==> flow/design.v <==
module unsigned_seq_mult_rs(output reg [11:0] product,input clk, input rst, input load, input [5:0] a, input [5:0] b);
    integer counter; 
    reg [5:0] in1,in2; 
    reg [6:0] temp; 
    always@(posedge clk)
    begin
        if(rst) 
        begin
            in1 = 6'b0;
            in2 = 6'b0;
            counter = 7; 
            product = 12'b0;
            temp = 7'b0;
        end
        else
        begin
            if(load)  
            begin
                in1 = a;
                in2 = b;
                counter = 0; 
            end
            else  
            begin
                if(counter < 6)
                begin
                    if(in2[counter]) temp = temp + in1; 
                    product[counter] = temp[0]; 
                    temp = temp >> 1; 
                    counter = counter+1;
                end
                else if(counter == 6)
                begin
                    product[11:6] = temp[5:0]; 
                    counter = counter+1;
                end
            end
        end
    end
endmodule
Reports on unsigned_seq_mult_rs

What the tools print for unsigned_seq_mult_rs, step after step.
Line numbers count from 1 in the design file above.
A cell with n/a has no value.

Top: unsigned_seq_mult_rs
Clock: clk
Cell library: sky130hd
Corner: tt_025C_1v80

Word-level counts

Source: Yosys, flattened and elaborated, memories not mapped. Widths are those after wreduce. Registers that Yosys merges into a memory's read port (data or address) are not register bits. Print and check cells do not count. Equal cells are merged and count once.

Flip-flop bits (word level): 62
Bits of input ports: 15
Output and inout bits: 12
Cells after elaboration: 33

$add $sub $neg: 3
$lt $le $gt $ge: 1
Eq/ne operators: 1
Shift operators: 3
Mux-type cells: 9
Bitwise operators: 4
Reductions and logical operators: 5

Operators with widths:

| cell                                                              | number |
| 32-bit two-way mux                                                | 2 |
| 1-bit by 33-bit variable shift with 12-bit output                 | 1 |
| 1-bit by 33-bit variable shift with 12-bit output with constant A | 1 |
| 32-bit negator with 33-bit output                                 | 1 |
| 32-bit by 2-bit adder with 32-bit output with constant B          | 1 |
| 32-bit by 4-bit < comparator with 1-bit output with constant B    | 1 |
| 32-bit by 4-bit == test with 1-bit output with constant B         | 1 |
| 6-bit by 32-bit indexed select with 1-bit output                  | 1 |
| 7-bit two-way mux                                                 | 4 |
| 12-bit bitwise AND                                                | 1 |
| 12-bit bitwise OR                                                 | 1 |
| 12-bit inverter                                                   | 1 |
| 6-bit two-way mux                                                 | 2 |
| 6-bit by 6-bit adder with 7-bit output                            | 1 |
| 2-bit AND reduction                                               | 2 |
| 3-bit nonzero test                                                | 1 |
| 3-bit two-way mux                                                 | 1 |
| 2-bit nonzero test                                                | 1 |
| 2-bit OR reduction                                                | 1 |
| 1-bit inverter                                                    | 1 |

Logic depth

Depth = most cells in a row (Yosys ltp): at word level without a register or memory, in the mapped netlist without a sequential cell, where the memories' decode and read muxes count.

Depth in word-level cells: 8
ABC_AREA: 0
Gate-level depth with buffers: 13
Depth with buffers taken out: 11

Synthesis result

Source: synth_stat.txt of the flow (Yosys; design flattened, memories mapped). It holds for the ABC_AREA given above (unset counts as 0); a run with the other value may have another netlist.

Cell types:

| cell type                 | number | total area (µm²) |
| sky130_fd_sc_hd__dfxtp_1  | 62     | 1241.19 |
| sky130_fd_sc_hd__nor2_1   | 85     | 319.056 |
| sky130_fd_sc_hd__mux2i_1  | 26     | 260.25 |
| sky130_fd_sc_hd__xnor2_1  | 26     | 227.718 |
| sky130_fd_sc_hd__xor2_1   | 20     | 175.168 |
| sky130_fd_sc_hd__nand2_1  | 40     | 150.144 |
| sky130_fd_sc_hd__clkbuf_1 | 35     | 131.376 |
| sky130_fd_sc_hd__nand3_1  | 24     | 120.115 |
| sky130_fd_sc_hd__ha_1     | 9      | 112.608 |
| sky130_fd_sc_hd__a21oi_1  | 19     | 95.091 |
| sky130_fd_sc_hd__nor3_1   | 18     | 90.086 |
| sky130_fd_sc_hd__and3_1   | 12     | 75.072 |
| sky130_fd_sc_hd__or2_2    | 12     | 75.072 |
| sky130_fd_sc_hd__or4_1    | 10     | 75.072 |
| sky130_fd_sc_hd__nor4_1   | 11     | 68.816 |
| sky130_fd_sc_hd__o21ai_0  | 12     | 60.058 |
| sky130_fd_sc_hd__inv_1    | 14     | 52.55 |
| sky130_fd_sc_hd__or4_4    | 4      | 45.043 |

Not listed: further types 45, cells in them 96.

Cell count: 535
Synthesis area: 4131.5 µm²
Sequential area: 1241.2 µm²
Flip-flop cells: 62
Buffers: 39

Timing after synthesis

OpenSTA on the mapped netlist: ideal clock, no wires. The path of least setup slack (recovery checks aside). Input and output delay are each 20% of the period. Register names are those of the netlist, which keeps one name where synthesis merged equal registers.

Path kind: reg-to-reg
Start: register counter[12]
End: register (no name shown)
Period: 5.58 ns
Setup time: 0.132 ns
Time at the first pin: 0.000 ns
Data arrival time: 3.621 ns
Data required time: 5.448 ns
Setup slack: 1.827 ns
Delay of the path: 3.753 ns
Driving pins on the path: 11
Path buffers: 1
Period reached after synthesis: 3.753 ns

"delay of the path" = arrival - input delay + setup time.
"driving pins on the path": output pins that drive a net of the path, with the launching flip-flop's if there is one; two outputs of one cell count as two.
"period reached after synthesis" = period - worst setup slack (recovery checks aside). The figure is calculated, with input and output delays left at 20% of the set period.
Between the ends stands the longest chain of elaborated cells between them, by number of cells; it is not shown to be the way that was timed. Of several equally long chains one is given.
A line is the first line of the expression or statement that the cell stems from. Yosys adds cells for indexed reads and writes and turns some case tables into memories.
At most two assigning lines are given for a register; there are more.

Cells stage by stage: sky130_fd_sc_hd__dfxtp_1 sky130_fd_sc_hd__buf_6 sky130_fd_sc_hd__or4_4 sky130_fd_sc_hd__or4_4 sky130_fd_sc_hd__or4_4 sky130_fd_sc_hd__xnor2_1 sky130_fd_sc_hd__or4_1 sky130_fd_sc_hd__a22o_1 sky130_fd_sc_hd__or4_4 sky130_fd_sc_hd__o41ai_1 sky130_fd_sc_hd__a21oi_1
Length of the longest elaborated chain: 7
Elaborated cells on any way between the ends: 13
RTL lines with such cells: 5
Classes of those cells: add/sub: 1; compare: 1; shift: 3; mux: 4; logic: 3; reduce/logical: 1

Ends and longest elaborated chain, post-synthesis:

| item                                              | RTL line | RTL |
| start, declared                                   | 2        | `integer counter;` |
| start, assigned                                   | 30       | `counter = counter+1;` |
| start, assigned                                   | 35       | `counter = counter+1;` |
| 6-bit by 32-bit indexed select with 1-bit output  | 27       | `if(in2[counter]) temp = temp + in1;` |
| 7-bit two-way mux                                 | 27       |  |
| 7-bit two-way mux                                 | 25       | `if(counter < 6)` |
| 7-bit two-way mux                                 | 17       | `if(load)` |
| 7-bit two-way mux                                 | 7        | `if(rst)` |
| 1-bit by 33-bit variable shift with 12-bit output | 28       |  |
| 12-bit bitwise OR                                 | 28       |  |
| end, assigned                                     | 12       |  |
| end, declared                                     | 1        |  |

Worst path after layout

From the final timing report of stored run 1: the path of least setup slack in the routed layout; clock arrival at registers is part of the times.

Path kind: reg-to-reg
Start: register counter[0]
End: register (no name shown)
Period: 5.52 ns
Setup time: 0.11 ns
Time at the first pin: 0.36 ns
Data arrival time: 4.50 ns
Data required time: 5.77 ns
Setup slack: 1.27 ns
Driving pins on the path: 12
Path buffers: 0

Between the ends stands the longest chain of elaborated cells between them, by number of cells; it is not shown to be the way that was timed. Of several equally long chains one is given.
At most two assigning lines are given for a register; there are more.

Cells stage by stage: sky130_fd_sc_hd__dfxtp_1 sky130_fd_sc_hd__inv_1 sky130_fd_sc_hd__ha_1 sky130_fd_sc_hd__nor4b_1 sky130_fd_sc_hd__nand3_1 sky130_fd_sc_hd__o31a_1 sky130_fd_sc_hd__or3_1 sky130_fd_sc_hd__mux2_2 sky130_fd_sc_hd__a221o_1 sky130_fd_sc_hd__nor2_1 sky130_fd_sc_hd__nand2_1 sky130_fd_sc_hd__o311a_1
Length of the longest elaborated chain: 8
Elaborated cells on any way between the ends: 17
RTL lines with such cells: 6
Classes of those cells: add/sub: 1; compare: 1; eq/ne: 1; shift: 3; mux: 6; logic: 3; reduce/logical: 2

Ends and longest elaborated chain, post-layout:

| item                                              | RTL line | RTL |
| start, declared                                   | 2        | `integer counter;` |
| start, assigned                                   | 30       | `counter = counter+1;` |
| start, assigned                                   | 35       | `counter = counter+1;` |
| 6-bit by 32-bit indexed select with 1-bit output  | 27       | `if(in2[counter]) temp = temp + in1;` |
| 7-bit two-way mux                                 | 27       |  |
| 7-bit two-way mux                                 | 25       | `if(counter < 6)` |
| 7-bit two-way mux                                 | 17       | `if(load)` |
| 7-bit two-way mux                                 | 7        | `if(rst)` |
| 1-bit by 33-bit variable shift with 12-bit output | 28       |  |
| 12-bit bitwise OR                                 | 28       |  |
| 6-bit two-way mux                                 | 25       |  |
| end, assigned                                     | 12       |  |
| end, assigned                                     | 34       |  |
| end, declared                                     | 1        |  |

Lab notebook: unsigned_seq_mult_rs

Record of 2 stored runs of the RTL-to-layout flow on unsigned_seq_mult_rs, platform sky130hd. The runs are unordered. Constraints: input delay and output delay 20% of the set period each, output load 0.01 pF.
By "allowed time less slack (worst setup path)" is meant the share of the clock period that the worst setup path is allowed (20% is reserved at inputs, 20% at outputs), minus its slack. Clock arrival times at its registers enter into it.
A setting shown as . is not set for that run.

| setting or result                                       | stored run 1 | stored run 2 |
| period_ns                                               | 5.52         | 7.44         |
| CORE_UTILIZATION                                        | 43           | 31           |
| SETUP_SLACK_MARGIN                                      | 0.34         | .            |
| PLACE_DENSITY_LB_ADDON                                  | 0.04         | 0.09         |
| CELL_PAD_IN_SITES_GLOBAL_PLACEMENT                      | 1            | 1            |
| CELL_PAD_IN_SITES_DETAIL_PLACEMENT                      | 2            | .            |
| ABC_AREA                                                | 0            | 1            |
| CTS_CLUSTER_SIZE                                        | 48           | 26           |
| CAP_MARGIN                                              | 40           | 20           |
| CORE_MARGIN                                             | 2            | 2            |
| SLEW_MARGIN                                             | 20           | 20           |
| HOLD_SLACK_MARGIN                                       | .            | 0.22         |
| GPL_TIMING_DRIVEN                                       | .            | 1            |
| MAX_ROUTING_LAYER                                       | .            | met4         |
| synthesis area (µm²)                                    | 4131.5       | 4707.0       |
| total negative slack on setup checks (ns)               | 0.000        | 0.000        |
| setup slack of the critical path (ns)                   | 1.275        | 4.048        |
| overall die area (µm²)                                  | 10408.1      | 16186.2      |
| allowed time less slack (worst setup path) (ns)         | 4.25         | 1.90         |
| worst setup path kind                                   | reg-to-reg   | input-to-reg |
| area of the standard cells in the finished layout (µm²) | 4674.5       | 5402.7       |
