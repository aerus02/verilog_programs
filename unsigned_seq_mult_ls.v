==> flow/design.v <==
module unsigned_seq_mult_ls(output reg [11:0] product,input clk, input rst, input load, input [5:0] a, input [5:0] b);
    integer counter; 
    reg [5:0] in1,in2; 
    reg [11:0] out; 
    always@(posedge clk)
    begin
        if(rst) 
        begin
            in1 = 6'b0;
            in2 = 6'b0;
            counter = 0;
            out = 12'b0;
            product = 12'b0;
        end
        else
        begin
            if(load)  
            begin
                in1 = a;
                in2 = b;
                counter = 0;
                out = a;
                product = 12'b0;
            end
            else  
            begin
                if(counter < 6) 
                begin
                    if(counter > 0) out = out << 1;
                    if(in2[counter])
                    begin         
                        product = product + out;             
                    end
                    counter = counter+1;
                end
            end
        end
    end
endmodule
[Step by step through the tools: unsigned_seq_mult_ls]
What the tools print for unsigned_seq_mult_ls, step after step.
Lines are those of the file above, counted from 1.
Operators carry their Yosys type and port widths (W data, S select, Z words).
Cell names lack the library's common part.
A cell with -- has no value.
Set-up
  design top: unsigned_seq_mult_ls
  clock port: clk
  library: sky130hd
  timing corner: tt_025C_1v80

[After elaboration]
Yosys after proc, flatten, opt, wreduce and memory -nomap, before mapping. Memory bits, and registers merged into a memory's read port (data or address), are not among the register bits. Print and check cells are not counted. Equal cells are merged and count once.
Storage and ports
  bits of input ports: 15
  bits in registers: 62
  elaborated cells: 19
  output and inout port bits: 12
Operators by class
  add/subtract/negate cells: 2
  reduce/logical cells: 3
  mux-type cells: 6
  order comparisons: 2
  shifts and indexed selects: 1
Operator list (count)
  $mux W12: 4
  $gt A32 B1 Y1 const B: 1
  $add A32 B2 Y32 const B: 1
  $lt A32 B4 Y1 const B: 1
  $shiftx A6 B32 Y1: 1
  $add A12 B12 Y12: 1
  $mux W6: 2
  $reduce_and A2 Y1: 1
  $reduce_bool A2 Y1: 1
  $reduce_or A2 Y1: 1

[Logic depth]
Depth = most cells in a row (Yosys ltp): at word level without a register or memory, in the mapped netlist without a sequential cell, where the memories' decode and read muxes count.
Depth
  depth after elaboration: 7
  ABC_AREA: 0
  depth in mapped cells: 16
  depth with buffers taken out: 15

[Synthesis result]
Yosys stat after the flow's synthesis: flattened, memories mapped to cells. It holds for the ABC_AREA given above (unset counts as 0); a run with the other value may have another netlist.
Cell types
  dfxtp_1: count 62, area in all 1241.19 um2
  mux2i_1: count 24, area in all 240.23 um2
  nor2_1: count 54, area in all 202.694 um2
  xor2_1: count 22, area in all 192.685 um2
  ha_1: count 13, area in all 162.656 um2
  mux2_2: count 10, area in all 112.608 um2
  nand2_1: count 27, area in all 101.347 um2
  nand4_1: count 15, area in all 93.84 um2
  a21oi_1: count 17, area in all 85.082 um2
  nand3_1: count 16, area in all 80.077 um2
  xnor2_1: count 9, area in all 78.826 um2
  a211oi_1: count 8, area in all 60.058 um2
  and3_1: count 9, area in all 56.304 um2
  inv_1: count 15, area in all 56.304 um2
  clkbuf_1: count 12, area in all 45.043 um2
  nor3_1: count 9, area in all 45.043 um2
  o21ai_0: count 9, area in all 45.043 um2
  and2_1: count 6, area in all 37.536 um2
Other cell types: 36; their cells: 59.
Synthesis totals
  flip-flop cells: 62
  sequential area: 1241.2 um2
  mapped cells: 396
  mapped area: 3425.8 um2
  buffer cells: 17

[Timing after synthesis]
Path of least setup slack by OpenSTA after synthesis, without wires, with an ideal clock, recovery checks aside; 20% of the period is set as input and as output delay. Where synthesis merged equal registers, the netlist keeps one of their names.
Path post-synthesis
  path kind: register to register
  start: reg counter[0]
  end: reg (no name shown)
  time at the first pin: 0.000 ns
  buffers on the path: 1
  period: 4.31 ns
  library setup time: 0.072 ns
  path delay: 3.700 ns
  data arrival time: 3.628 ns
  slack: 0.610 ns
  data required time: 4.238 ns
  stages: 15
  synthesis period reached: 3.7 ns
"path delay" is the arrival time less input delay plus setup time.
"stages" counts driving pins, that of a launching flip-flop among them; a cell with two outputs on the path counts twice.
"synthesis period reached" is the clock period less the worst setup slack; recovery checks do not enter. This is arithmetic on one report: input and output delays are still those of the set period (20% each).
Between the ends stands the longest chain of elaborated cells between them, by number of cells; it is not shown to be the way that was timed. Of several equally long chains one is given.
Each line given opens the expression or statement behind the cell; cells for indexed reads and writes are added by Yosys, which also makes memories of some case tables.
At most two assigning lines are given for a register; there are more.
On the way, post-synthesis
  cells stage by stage: dfxtp_1 inv_1 ha_1 nor2b_1 nand3_1 o31ai_1 buf_2 mux2_2 ha_1 a2111oi_0 o21ai_0 a211o_1 a211o_1 mux2i_1 mux2i_1
  length of the longest elaborated chain: 6
  elaborated cells between the ends (all ways): 9
  source lines of those cells: 6
  classes of those cells: 1 x add/sub; 2 x compare; 1 x shift; 4 x mux; 1 x reduce/logical
RTL lines, path post-synthesis
  from (decl): RTL line 2  | integer counter;
  from (assign): RTL line 11  | counter = 0;
  from (assign): RTL line 34  | counter = counter+1;
  $gt A32 B1 Y1: RTL line 29  | if(counter > 0) out = out << 1;
  $mux W12: RTL line 29
  $mux W12: RTL line 27  | if(counter < 6)
  $mux W12: RTL line 17  | if(load)
  $mux W12: RTL line 7  | if(rst)
  $add A12 B12 Y12: RTL line 32
  to (assign): RTL line 23
  to (assign): RTL line 32
  to (decl): RTL line 1

[Path in the finished layout]
From the final timing report of run A: the path of least setup slack in the routed layout; clock arrival at registers is part of the times.
Path post-layout
  path kind: register to register
  start: reg counter[0]
  end: reg (no name shown)
  slack: 0.43 ns
  buffers on the path: 1
  time at the first pin: 0.33 ns
  stages: 15
  library setup time: 0.07 ns
  period: 4.57 ns
  data required time: 4.84 ns
  data arrival time: 4.41 ns
Between the ends stands the longest chain of elaborated cells between them, by number of cells; it is not shown to be the way that was timed. Of several equally long chains one is given.
At most two assigning lines are given for a register; there are more.
On the way, post-layout
  cells stage by stage: dfxtp_1 inv_1 ha_1 nor2b_2 nand3_1 o31ai_4 clkbuf_4 mux2_2 ha_1 a2111oi_0 o21ai_1 a211o_1 a211o_1 mux2i_1 mux2i_1
  length of the longest elaborated chain: 6
  elaborated cells between the ends (all ways): 9
  source lines of those cells: 6
  classes of those cells: 1 x add/sub; 2 x compare; 1 x shift; 4 x mux; 1 x reduce/logical
RTL lines, path post-layout
  from (decl): RTL line 2  | integer counter;
  from (assign): RTL line 11  | counter = 0;
  from (assign): RTL line 34  | counter = counter+1;
  $gt A32 B1 Y1: RTL line 29  | if(counter > 0) out = out << 1;
  $mux W12: RTL line 29
  $mux W12: RTL line 27  | if(counter < 6)
  $mux W12: RTL line 17  | if(load)
  $mux W12: RTL line 7  | if(rst)
  $add A12 B12 Y12: RTL line 32
  to (assign): RTL line 23
  to (assign): RTL line 32
  to (decl): RTL line 1

Ticket comment

Design unsigned_seq_mult_ls on sky130hd. What follows are 2 stored runs of the flow, each under its own settings; their order means nothing. The constraints put input and output delay at 20% of the set period each and load the outputs with 0.01 pF.
"achieved clock period (ns)": clock period set for the run, less the worst setup slack. It is reckoned from that one timing run; input and output delays stay at 20% of the period that was set.
"worst setup path time (ns)" is the time allowed to the run's worst setup path (the clock period less input and output delay, where it has them) less its slack. Clock arrival times count: a late capture clock shortens it, a late launch clock lengthens it.
By "finish__power__total" is meant OpenSTA's value without simulated activity: inputs other than the clock are taken to toggle once in ten clock periods, and the tool carries that through the logic.

Flow files of run A
==> flow/run.sh <==
#!/bin/bash
# the make line also repeats the synthesis and layout settings of config.mk as NAME=value (left out here)
make -C /OpenROAD-flow-scripts/flow DESIGN_CONFIG=/design/flow/config.mk WORK_HOME=/design/flow/orfs CLKGATE_MAP_FILE= finish
==> flow/config.mk <==
export PLATFORM = sky130hd
export DESIGN_NAME = unsigned_seq_mult_ls
export DESIGN_NICKNAME = unsigned_seq_mult_ls
export VERILOG_FILES = /design/flow/design.v
export SDC_FILE = /design/flow/constraint.sdc
export NUM_CORES = 4
export LEC_CHECK = 0
export CAP_MARGIN = 20
export CELL_PAD_IN_SITES_DETAIL_PLACEMENT = 1
export CORE_ASPECT_RATIO = 1.79
export CORE_MARGIN = 8
export CORE_UTILIZATION = 31
export CTS_CLUSTER_DIAMETER = 24
export CTS_CLUSTER_SIZE = 20
export GPL_TIMING_DRIVEN = 0
export MAX_ROUTING_LAYER = met4
export MIN_ROUTING_LAYER = met2
export SETUP_SLACK_MARGIN = 0.24
export SLEW_MARGIN = 20
==> flow/constraint.sdc <==
create_clock -name core_clock -period 4.57 [get_ports {clk}]
set_input_delay 0.9140 -clock core_clock [delete_from_list [all_inputs] [get_ports {clk}]]
set_output_delay 0.9140 -clock core_clock [all_outputs]
set_load 0.01 [all_outputs]

report of run A
yosys chip area after synthesis (um^2): 3425.8
finish__design__die__area: 14813.9
finish__design__instance__utilization: 0.3822
finish__timing__setup__ws: 0.427
finish__timing__hold__ws: 0.480
finish__power__total: 1.292e-03
achieved clock period (ns): 4.143
worst setup path time (ns): 4.14
worst setup path kind: register to register

Flow files of run B
==> flow/run.sh <==
#!/bin/bash
# the make line also repeats the synthesis and layout settings of config.mk as NAME=value (left out here)
make -C /OpenROAD-flow-scripts/flow DESIGN_CONFIG=/design/flow/config.mk WORK_HOME=/design/flow/orfs CLKGATE_MAP_FILE= finish
==> flow/config.mk <==
export PLATFORM = sky130hd
export DESIGN_NAME = unsigned_seq_mult_ls
export DESIGN_NICKNAME = unsigned_seq_mult_ls
export VERILOG_FILES = /design/flow/design.v
export SDC_FILE = /design/flow/constraint.sdc
export NUM_CORES = 4
export LEC_CHECK = 0
export CAP_MARGIN = 20
export CORE_MARGIN = 2
export CORE_UTILIZATION = 23
export CTS_CLUSTER_SIZE = 18
export MIN_ROUTING_LAYER = met2
export PLACE_DENSITY_LB_ADDON = 0.08
export SETUP_SLACK_MARGIN = 0.79
export SLEW_MARGIN = 20
==> flow/constraint.sdc <==
create_clock -name core_clock -period 4.34 [get_ports {clk}]
set_input_delay 0.8680 -clock core_clock [delete_from_list [all_inputs] [get_ports {clk}]]
set_output_delay 0.8680 -clock core_clock [all_outputs]
set_load 0.01 [all_outputs]

report of run B
yosys chip area after synthesis (um^2): 3425.8
finish__design__die__area: 15887.3
finish__design__instance__utilization: 0.3001
finish__timing__setup__ws: 0.945
finish__timing__hold__ws: 0.481
finish__power__total: 1.495e-03
achieved clock period (ns): 3.395
worst setup path time (ns): 3.39
worst setup path kind: register to register
